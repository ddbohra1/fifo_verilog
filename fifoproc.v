==> flow/design.v <==
module data_processor (
    input wire clk,                
    input wire rst_n,              
    input wire fifo1_write_en,     
    input wire fifo1_read_en,      
    input wire [7:0] fifo1_data_in,   
    output wire [19:0] fifo1_data_out,  
    output wire fifo1_ready,       
    output wire fifo1_empty,       
    input wire fifo2_write_en,     
    input wire fifo2_read_en,      
    input wire [7:0] fifo2_data_in,  
    output wire [19:0] fifo2_data_out,  
    output wire fifo2_ready,       
    output wire fifo2_empty,       
    output reg [7:0] recovered_data_item
);
reg [19:0] packet1;
reg [19:0] packet2;
reg packet1_greater_than_packet2;
reg [15:0] decomposed_data_item;
parameter FIFO1_DEPTH = 18;
reg [7:0] fifo1_mem [0:FIFO1_DEPTH-1];
reg [4:0] fifo1_ptr_wr;
reg [4:0] fifo1_ptr_rd;
parameter FIFO2_DEPTH = 24;
reg [7:0] fifo2_mem [0:FIFO2_DEPTH-1];
reg [4:0] fifo2_ptr_wr;
reg [4:0] fifo2_ptr_rd;
always @(posedge clk or negedge rst_n) begin
    if (~rst_n) begin
        packet1 <= 20'h00000;
        packet2 <= 20'h00000;
    end else begin
        if (fifo1_ready && fifo2_ready) begin
            packet1 <= fifo1_data_out;
            packet2 <= fifo2_data_out;
        end
    end
end
always @* begin
    packet1_greater_than_packet2 = (&packet1 > &packet2);
end
always @(posedge clk) begin
    if (packet1_greater_than_packet2 && ~fifo1_empty) begin
        decomposed_data_item = packet1[15:0] ^ packet1[19:16];
        recovered_data_item <= decomposed_data_item;
    end
end
always @(posedge clk or negedge rst_n) begin
    if (~rst_n) begin
        fifo1_ptr_wr <= 0;
        fifo1_ptr_rd <= 0;
    end else begin
        if (fifo1_write_en && ~fifo1_ready) begin
            fifo1_mem[fifo1_ptr_wr] <= fifo1_data_in;
            fifo1_ptr_wr <= fifo1_ptr_wr + 1;
        end
        if (fifo1_read_en && ~fifo1_empty) begin
            fifo1_ptr_rd <= fifo1_ptr_rd + 1;
        end
    end
end
always @(posedge clk or negedge rst_n) begin
    if (~rst_n) begin
        fifo2_ptr_wr <= 0;
        fifo2_ptr_rd <= 0;
    end else begin
        if (fifo2_write_en && ~fifo2_ready) begin
            fifo2_mem[fifo2_ptr_wr] <= fifo2_data_in;
            fifo2_ptr_wr <= fifo2_ptr_wr + 1;
        end
        if (fifo2_read_en && ~fifo2_empty) begin
            fifo2_ptr_rd <= fifo2_ptr_rd + 1;
        end
    end
end
assign fifo1_ready = (fifo1_ptr_wr - fifo1_ptr_rd < FIFO1_DEPTH);
assign fifo1_empty = (fifo1_ptr_wr == fifo1_ptr_rd);
assign fifo2_ready = (fifo2_ptr_wr - fifo2_ptr_rd < FIFO2_DEPTH);
assign fifo2_empty = (fifo2_ptr_wr == fifo2_ptr_rd);
assign fifo1_data_out = (fifo1_ready) ? packet1 : 20'h00000;  
assign fifo2_data_out = (fifo2_ready) ? packet2 : 20'h00000;  
endmodule
# Step by step through the tools: data_processor
# What the tools print for data_processor, step after step.
# Line numbers count from 1 in the design file above.
# Cell names lack the library's common part.
# Not given: -
# setup
design	data_processor
clk_port	clk
lib	sky130hd
corner	tt_025C_1v80

# Word level
# Source: Yosys, flattened and elaborated. Widths are those after wreduce; folded enables and synchronous resets count as part of the registers. Registers that Yosys merges into a memory's read port (data or address) are not register bits. Print and check cells do not count. Equal cells are merged and count once.
# word_totals
register_bits	68
input_bits	22
out_inout_bits	52
wordCells	33
# classes
addsub	6
n_cmp	3
equal	2
muxes	2
logic	5
n_reduce_logical	8
# op_table
cell	count
< comparator 32 x 5 -> 1 bit with constant B	2
AND reduction 20 bit	2
2-to-1 mux 20 bit	2
adder 5 x 1 -> 5 bit with constant B	4
subtractor 5 x 5 -> 6 bit	2
== test 5 bit	2
XOR 8 x 4 -> 8 bit	1
logical AND 1 bit	6
NOT 1 bit	4
> comparator 1 bit	1

# Longest topological paths
# Depth = most cells in a row (Yosys ltp): at word level without a register or memory, in the mapped netlist without a sequential cell, where the memories' decode and read muxes count.
# depth
word_depth	4
ABC_AREA	1
depth_mapped	13
mapped_depth_nobuf	13

# Netlist
# The flow's flattened synthesis, as Yosys stat reports it; memories are mapped. The netlist is that of the ABC_AREA named above (0 if unset); the other value can give another one.
# Totals and module areas in this step are rounded.
# types
cell_type	count	type_area_um2
dfrtp_1	60	1501.44
edfxtp_1	8	240.23
inv_1	61	228.97
nor2_1	48	180.173
ha_1	14	175.168
clkbuf_1	40	150.144
nand2_1	40	150.144
xor2_1	13	113.859
nand3_1	20	100.096
nand4_1	12	75.072
xnor2_1	6	52.55
buf_6	4	45.043
nor4_1	7	43.792
a21oi_1	4	20.019
fa_1	1	20.019
nand2_2	2	12.512
nor2_2	2	12.512
nand2_4	1	11.261
# Not listed: further types 7, cells in them 7.
# mapped
cells	350
synth_area_um2	3184
seq_area_um2	1742
ffs	68
n_buf	44

# Timing after synthesis
# OpenSTA on the mapped netlist: ideal clock, no wires. The path of least setup slack (recovery checks aside). Input and output delay are each 20% of the period. Register names are those of the netlist, which keeps one name where synthesis merged equal registers.
# synth_path
path_kind	reg2out
startpoint	register fifo1_ptr_wr[0]
endpoint	output port fifo1_data_out[0]
clock_period_ps	4100
out_delay_ps	820
launch_ps	0
arrival_time_ps	1802
required_time_ps	3280
setup_slack_ps	1478
path_delay_ps	1802
stages	12
path_buffers	1
synth_period_reached_ps	2622
# "path_delay_ps" is the arrival time less input delay plus setup time.
# At an output port there is no setup time.
# "stages" counts driving pins, that of a launching flip-flop among them; a cell with two outputs on the path counts twice.
# "synth_period_reached_ps" is the clock period less the worst setup slack; recovery checks do not enter. This is arithmetic on one report: input and output delays are still those of the set period (20% each).
# The rows between start and end are the longest chain of elaborated cells between them; the timing report does not say that the signal goes this way. Where chains are equally long, one stands for them.
# A line is the first line of the expression or statement that the cell stems from. Yosys adds cells for indexed reads and writes and turns some case tables into memories.
# synth_between
cell_sequence	dfrtp_1 > inv_1 > ha_1 > inv_1 > fa_1 > xor2_1 > nor2_1 > nand2_1 > nand2_2 > nand2_4 > buf_6 > nor2_1
elab_chain_cells	3
cells_between	3
cone_lines	2
cone_classes	add/sub: 1; compare: 1; mux: 1
# synth_lines
element	line_no	text
start: declaration	24	reg [4:0] fifo1_ptr_wr;
start: assignment	52	fifo1_ptr_wr <= 0;
start: assignment	57	fifo1_ptr_wr <= fifo1_ptr_wr + 1;
subtractor 5 x 5 -> 6 bit	78	assign fifo1_ready = (fifo1_ptr_wr - fifo1_ptr_rd < FIFO1_DEPTH);
< comparator 32 x 5 -> 1 bit	78
2-to-1 mux 20 bit	82	assign fifo1_data_out = (fifo1_ready) ? packet1 : 20'h00000;
end: declaration	7	output wire [19:0] fifo1_data_out,

# Record of 2 stored runs of the RTL-to-layout flow on data_processor, platform sky130hd. The runs are unordered. Constraints: input delay and output delay 20% of the set period each, output load 0.01 pF.
# Settings: . = not set for that run.
name,run A,run B
period_ns,3.59,3.29
CORE_UTILIZATION,59,60
SETUP_SLACK_MARGIN,0.73,.
PLACE_DENSITY_LB_ADDON,0.06,0.16
CORE_MARGIN,4,3
CELL_PAD_IN_SITES_GLOBAL_PLACEMENT,1,0
CELL_PAD_IN_SITES_DETAIL_PLACEMENT,0,2
ABC_AREA,1,0
GPL_TIMING_DRIVEN,0,1
GPL_ROUTABILITY_DRIVEN,0,.
CAP_MARGIN,20,20
SLEW_MARGIN,20,20
CTS_CLUSTER_SIZE,.,87
MAX_ROUTING_LAYER,.,met5
# Run A: not finished: placement ended with error FLW-0024
# Run B: not finished: placement ended with error DPL-0033
